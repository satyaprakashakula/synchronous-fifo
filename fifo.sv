==> flow/design.v <==
module output_fifo (clk, reset, data_in, wr_en, capacity, AXIS_TDATA, AXIS_TVALID, AXIS_TREADY);
	parameter OUTW=28, DEPTH=8;
	localparam LOGDEPTH=$clog2(DEPTH);
	input clk, reset, wr_en, AXIS_TREADY;
	input [OUTW-1:0] data_in;
	output logic [OUTW-1:0] AXIS_TDATA;
	output logic AXIS_TVALID;
	output logic [($clog2(DEPTH+1))-1:0] capacity;
	logic clearhead, incrhead, cleartail, clearcap, incrcap, decrcap;
	logic incrtail;
	logic [LOGDEPTH-1:0] counthead;
	logic [LOGDEPTH-1:0] counttail, addr;
	logic rd_en;
	memory_dual_port #(OUTW, DEPTH) memdual(data_in, AXIS_TDATA, counthead, addr, clk, wr_en);
	head #(DEPTH) counterhead (clk, clearhead, incrhead, counthead);
	tail #(DEPTH) countertail (clk, cleartail, incrtail, counttail);
	capacity #(DEPTH) countercapacity (clk, clearcap, incrcap, decrcap, capacity);
	parameter START = 0, OPERATION = 1;
	logic state, nextState;
	always_ff @(posedge clk) begin
		if (reset == 1)
			state <= START;
		else
			state <= nextState;
	end
	always_comb begin
		if (state == START)
			nextState = OPERATION;
		else if (state == OPERATION)
			nextState = OPERATION;
		else 
			nextState = START;
	end
	always_comb begin
		if (rd_en)
			if (counttail==DEPTH-1)
				addr = 0;
			else 
				addr = counttail+1;
		else 
			addr = counttail;
	end
	assign AXIS_TVALID = ((state==OPERATION) && (capacity<DEPTH));
	assign rd_en = (AXIS_TREADY==1 && AXIS_TVALID==1);
	assign clearhead = (state==START);
	assign cleartail = (state==START);
	assign clearcap = (state==START);
	assign incrhead = (state==OPERATION && wr_en==1);
	assign incrtail = (state==OPERATION && rd_en==1);
	assign incrcap = (state==OPERATION && rd_en==1 && wr_en==0);
	assign decrcap = (state==OPERATION && wr_en==1 && rd_en==0);
endmodule 
module memory_dual_port #(
 parameter WIDTH=16, SIZE=64,
 localparam LOGSIZE=$clog2(SIZE)
 )(
 input [WIDTH-1:0] data_in,
 output logic [WIDTH-1:0] data_out,
 input [LOGSIZE-1:0] write_addr, read_addr,
 input clk, wr_en
 );
 logic [SIZE-1:0][WIDTH-1:0] mem;
 always_ff @(posedge clk) begin
 data_out <= mem[read_addr];
 if (wr_en) begin
 mem[write_addr] <= data_in;
 if (read_addr == write_addr)
 data_out <= data_in;
 end
 end
endmodule
module head(clk, clearhead, incrhead, counthead);
	parameter H = 8;
	localparam LOGSIZE = $clog2(H);
	input clk, clearhead, incrhead;
	output logic [LOGSIZE-1:0] counthead;
	always_ff @(posedge clk) begin
		if (clearhead == 1)
			counthead<=0;
		else if (incrhead==1) begin
			if (counthead==H-1)
				counthead<=0;
			else
				counthead<=counthead+1;
		end
	end
endmodule
module tail(clk, cleartail, incrtail, counttail);
	parameter T =8;
	localparam LOGSIZE = $clog2(T);
	input clk, cleartail, incrtail;
	output logic [LOGSIZE-1:0] counttail;
	always_ff @(posedge clk) begin
		if (cleartail == 1)
			counttail<=0;
		else if (incrtail==1) begin
			if (counttail==T-1)
				counttail<=0;
			else
				counttail<=counttail+1;
		end
	end
endmodule	
module capacity(clk, clearcap, incrcap, decrcap, countcap);
	parameter C =8;
	localparam LOGSIZE = $clog2(C);
	input clk, clearcap, incrcap, decrcap;
	output logic [($clog2(C+1))-1:0] countcap;
	always_ff @(posedge clk) begin
		if (clearcap == 1)
			countcap<=C;
		else if (incrcap==1)
			countcap<=countcap+1;
		else if (decrcap==1)
			countcap<=countcap-1;
	end
endmodule	
# From RTL to reports: output_fifo
# The steps from the RTL of output_fifo to its reports follow in flow order.
# Line numbers count from 1 in the design file above.
# Cell names lack the library's common part.
# The mark - stands for no value.
dict set report setup {
  top {output_fifo}
  clock_port {clk}
  library {sky130hd}
  pvt_corner {tt_025C_1v80}
}

# Elaborated design
# Yosys after proc, flatten, opt, wreduce and memory -nomap, before mapping. Memory bits, and registers merged into a memory's read port (data or address), are not among the register bits. Print and check cells are not counted. Equal cells are merged and count once.
dict set report op_classes {
  shifts 3
  mux 7
  n_addsub 5
  mul 2
  cmp 1
  reduce_logical 7
  logic 5
  eq_ne 3
}
# op n
set op_table {}
lappend op_table {{224-bit AND} 1}
lappend op_table {{224-bit OR} 1}
lappend op_table {{224-bit by 32-bit indexed select with 28-bit output} 1}
lappend op_table {{224-bit inverter} 1}
lappend op_table {{28-bit by 33-bit variable shift with 224-bit output} 1}
lappend op_table {{28-bit by 33-bit variable shift with 224-bit output with constant A} 1}
lappend op_table {{28-bit two-way mux} 2}
lappend op_table {{3-bit by 3-bit multiplier with 6-bit output with constant B} 2}
lappend op_table {{32-bit negation with 33-bit output} 1}
lappend op_table {{3-bit two-way mux} 3}
lappend op_table {{4-bit two-way mux} 2}
lappend op_table {{1-bit logical AND} 6}
lappend op_table {{3-bit by 1-bit adder with 3-bit output with constant B} 2}
lappend op_table {{3-bit equality test with constant B} 2}
lappend op_table {{4-bit by 1-bit adder with 4-bit output with constant B} 1}
lappend op_table {{4-bit by 1-bit subtractor with 4-bit output with constant B} 1}
lappend op_table {{4-bit < comparator with constant B} 1}
lappend op_table {{3-bit equality test} 1}
lappend op_table {{1-bit inverter} 2}
lappend op_table {{2-bit nonzero test} 1}
dict set report word_totals {
  reg_bits 263
  inputBits 32
  word_cells 39
  output_inout_bits 33
}

# Longest topological paths
# Yosys ltp: most cells in a row. Word level: on the elaborated netlist, between registers, memories and ports. Mapped: between sequential cells and ports; inverters and the memories' decode and read muxes count.
dict set report depth {
  word_depth 8
  ABC_AREA 0
  mapped_depth 15
  mapped_depth_nobuf 13
}

# After synthesis
# Source: synth_stat.txt of the flow (Yosys; design flattened, memories mapped). It holds for the ABC_AREA given above (unset counts as 0); a run with the other value may have another netlist.
dict set report mapped {
  flip_flops 263
  yosys_area_um2 15763.9
  stdcells 1502
  seqArea_um2 7507.2
  buffers 115
}
# cell n area_total_um2
set by_type {}
lappend by_type {edfxtp_1 224 6.73E+03}
lappend by_type {mux2i_1 152 1.52E+03}
lappend by_type {dfxtp_1 39 780.749}
lappend by_type {a22o_1 83 726.947}
lappend by_type {nand2_1 186 698.17}
lappend by_type {a22oi_1 76 570.547}
lappend by_type {o21ai_0 93 465.446}
lappend by_type {nor2_1 92 345.331}
lappend by_type {a221o_1 34 340.326}
lappend by_type {o2bb2ai_1 33 289.027}
lappend by_type {a21oi_1 57 285.274}
lappend by_type {buf_2 44 220.211}
lappend by_type {clkbuf_1 54 202.694}
lappend by_type {mux4_2 9 202.694}
lappend by_type {ha_1 15 187.68}
lappend by_type {a21o_1 20 150.144}
lappend by_type {o22ai_1 22 137.632}
lappend by_type {nor2b_1 17 106.352}
# Other cell types: 57; their cells: 252.
# By module: a second synthesis without flattening, with its own total; a netlist apart from the flattened one above.
dict set report unflattened {
  cells_unflattened 1486
  area_unflattened_um2 16258.1
}
# Rows give one instance, submodules left out.
# mod area_um2 mod_seq_area_um2 cells instances
set by_module {}
lappend by_module {memory_dual_port 15557.4 7287.0 1414 1}
lappend by_module {{capacity #(C=8)} 266.5 80.1 30 1}
lappend by_module {output_fifo 151.4 20.0 16 1}
lappend by_module {{head #(H=8)} 141.4 60.1 13 1}
lappend by_module {{tail #(T=8)} 141.4 60.1 13 1}

# Timing after synthesis
# Path of least setup slack by OpenSTA after synthesis, without wires, with an ideal clock, recovery checks aside; 20% of the period is set as input and as output delay. Where synthesis merged equal registers, the netlist keeps one of their names.
dict set report synth_path {
  path_kind {reg-to-reg}
  from {register counterhead.counthead[0]}
  to {register memdual.mem}
  stages 14
  tclk_ns 4.94
  required_time_ns 4.679
  path_buffers 1
  delay_ns 4.212
  launch_ns 0.000
  setup_ns 0.261
  arrival_time_ns 3.951
  slack_ns 0.728
  synth_period_reached_ns 4.212
}
# "delay_ns" = arrival - input delay + setup time.
# "stages" counts driving pins, that of a launching flip-flop among them; a cell with two outputs on the path counts twice.
# "synth_period_reached_ns" is the clock period less the worst setup slack; recovery checks do not enter. This is arithmetic on one report: input and output delays are still those of the set period (20% each).
# An end named without its bit number is one bit of that signal or, where synthesis recoded a state register, one of its new flip-flops.
# The rows between start and end are the longest chain of elaborated cells between them; the timing report does not say that the signal goes this way. Where chains are equally long, one stands for them.
# Each line given opens the expression or statement behind the cell; cells for indexed reads and writes are added by Yosys, which also makes memories of some case tables.
# A register here has more assigning lines than the two given.
dict set report synth_via {
  path_cell_list {dfxtp_1 fa_1 ha_1 fa_1 buf_2 or4_4 nor2_1 ha_1 clkinv_1 nor2_1 o21ai_1 nor2_1 a21oi_2 a221o_1}
  elab_chain_cells 6
  cells_between 7
  lines_between 1
  classes_between {add/sub: 1; mul: 1; shift: 2; logic: 3}
}
# element line
set synth_rtl {}
lappend synth_rtl {{from (decl)} 76} ;# output logic [LOGSIZE-1:0] counthead;
lappend synth_rtl {{from (assign)} 79} ;# counthead<=0;
lappend synth_rtl {{from (assign)} 84} ;# counthead<=counthead+1;
lappend synth_rtl {{3-bit by 3-bit multiplier with 6-bit output} 66} ;# mem[write_addr] <= data_in;
lappend synth_rtl {{32-bit negation with 33-bit output} 66}
lappend synth_rtl {{28-bit by 33-bit variable shift with 224-bit output} 66}
lappend synth_rtl {{224-bit inverter} 66}
lappend synth_rtl {{224-bit AND} 66}
lappend synth_rtl {{224-bit OR} 66}
lappend synth_rtl {{to (assign)} 66}
lappend synth_rtl {{to (decl)} 62} ;# logic [SIZE-1:0][WIDTH-1:0] mem;

# Worst path after layout
# From the final timing report of run 2: the path of least setup slack in the routed layout; clock arrival at registers is part of the times.
dict set report layout_path {
  path_kind {reg-to-reg}
  from {register counterhead.counthead[0]}
  to {register memdual.mem}
  slack_ns 0.53
  tclk_ns 4.41
  arrival_time_ns 4.30
  path_buffers 2
  required_time_ns 4.83
  stages 14
  setup_ns 0.16
  launch_ns 0.58
}
# An end named without its bit number is one bit of that signal or, where synthesis recoded a state register, one of its new flip-flops.
# The rows between start and end are the longest chain of elaborated cells between them; the timing report does not say that the signal goes this way. Where chains are equally long, one stands for them.
# A register here has more assigning lines than the two given.
dict set report layout_via {
  path_cell_list {dfxtp_4 fa_1 ha_2 fa_1 or4_4 nor2_4 ha_4 clkinv_4 nor2_4 a21boi_2 buf_4 nand2_2 buf_4 o21ai_0}
  elab_chain_cells 6
  cells_between 7
  lines_between 1
  classes_between {add/sub: 1; mul: 1; shift: 2; logic: 3}
}
# element line
set layout_rtl {}
lappend layout_rtl {{from (decl)} 76} ;# output logic [LOGSIZE-1:0] counthead;
lappend layout_rtl {{from (assign)} 79} ;# counthead<=0;
lappend layout_rtl {{from (assign)} 84} ;# counthead<=counthead+1;
lappend layout_rtl {{3-bit by 3-bit multiplier with 6-bit output} 66} ;# mem[write_addr] <= data_in;
lappend layout_rtl {{32-bit negation with 33-bit output} 66}
lappend layout_rtl {{28-bit by 33-bit variable shift with 224-bit output} 66}
lappend layout_rtl {{224-bit inverter} 66}
lappend layout_rtl {{224-bit AND} 66}
lappend layout_rtl {{224-bit OR} 66}
lappend layout_rtl {{to (assign)} 66}
lappend layout_rtl {{to (decl)} 62} ;# logic [SIZE-1:0][WIDTH-1:0] mem;

# Design output_fifo on sky130hd. What follows are 2 stored runs of the flow, each under its own settings; their order means nothing. The constraints put input and output delay at 20% of the set period each and load the outputs with 0.01 pF.
# "power_w" rests on the timing tool's default activity at the inputs, not on a simulated workload.
run="run 1" settings period_ns=7.5 CORE_UTILIZATION=51 PLACE_DENSITY_LB_ADDON=0.26 CORE_ASPECT_RATIO=1.75 CORE_MARGIN=3 CELL_PAD_IN_SITES_GLOBAL_PLACEMENT=2 CELL_PAD_IN_SITES_DETAIL_PLACEMENT=2 ABC_AREA=0 GPL_ROUTABILITY_DRIVEN=1 CAP_MARGIN=5 SLEW_MARGIN=20
run="run 1" outcome="unfinished; error GRT-0232 in routing"
run="run 2" settings period_ns=4.41 CORE_UTILIZATION=52 SETUP_SLACK_MARGIN=1.1 PLACE_DENSITY_LB_ADDON=0.27 CORE_ASPECT_RATIO=1.36 CORE_MARGIN=7 CELL_PAD_IN_SITES_GLOBAL_PLACEMENT=2 TNS_END_PERCENT=5 GPL_ROUTABILITY_DRIVEN=0 CTS_CLUSTER_DIAMETER=395 CAP_MARGIN=40 SLEW_MARGIN=20
run="run 2" results yosys_chip_area_um2=15763.9 die_area_um2=35444.3 stdcell_area_um2=19259.7 fin_ws_ns=0.533 tns_ns=0.000 timing.hold.ws_ns=0.549 power_w=0.008913
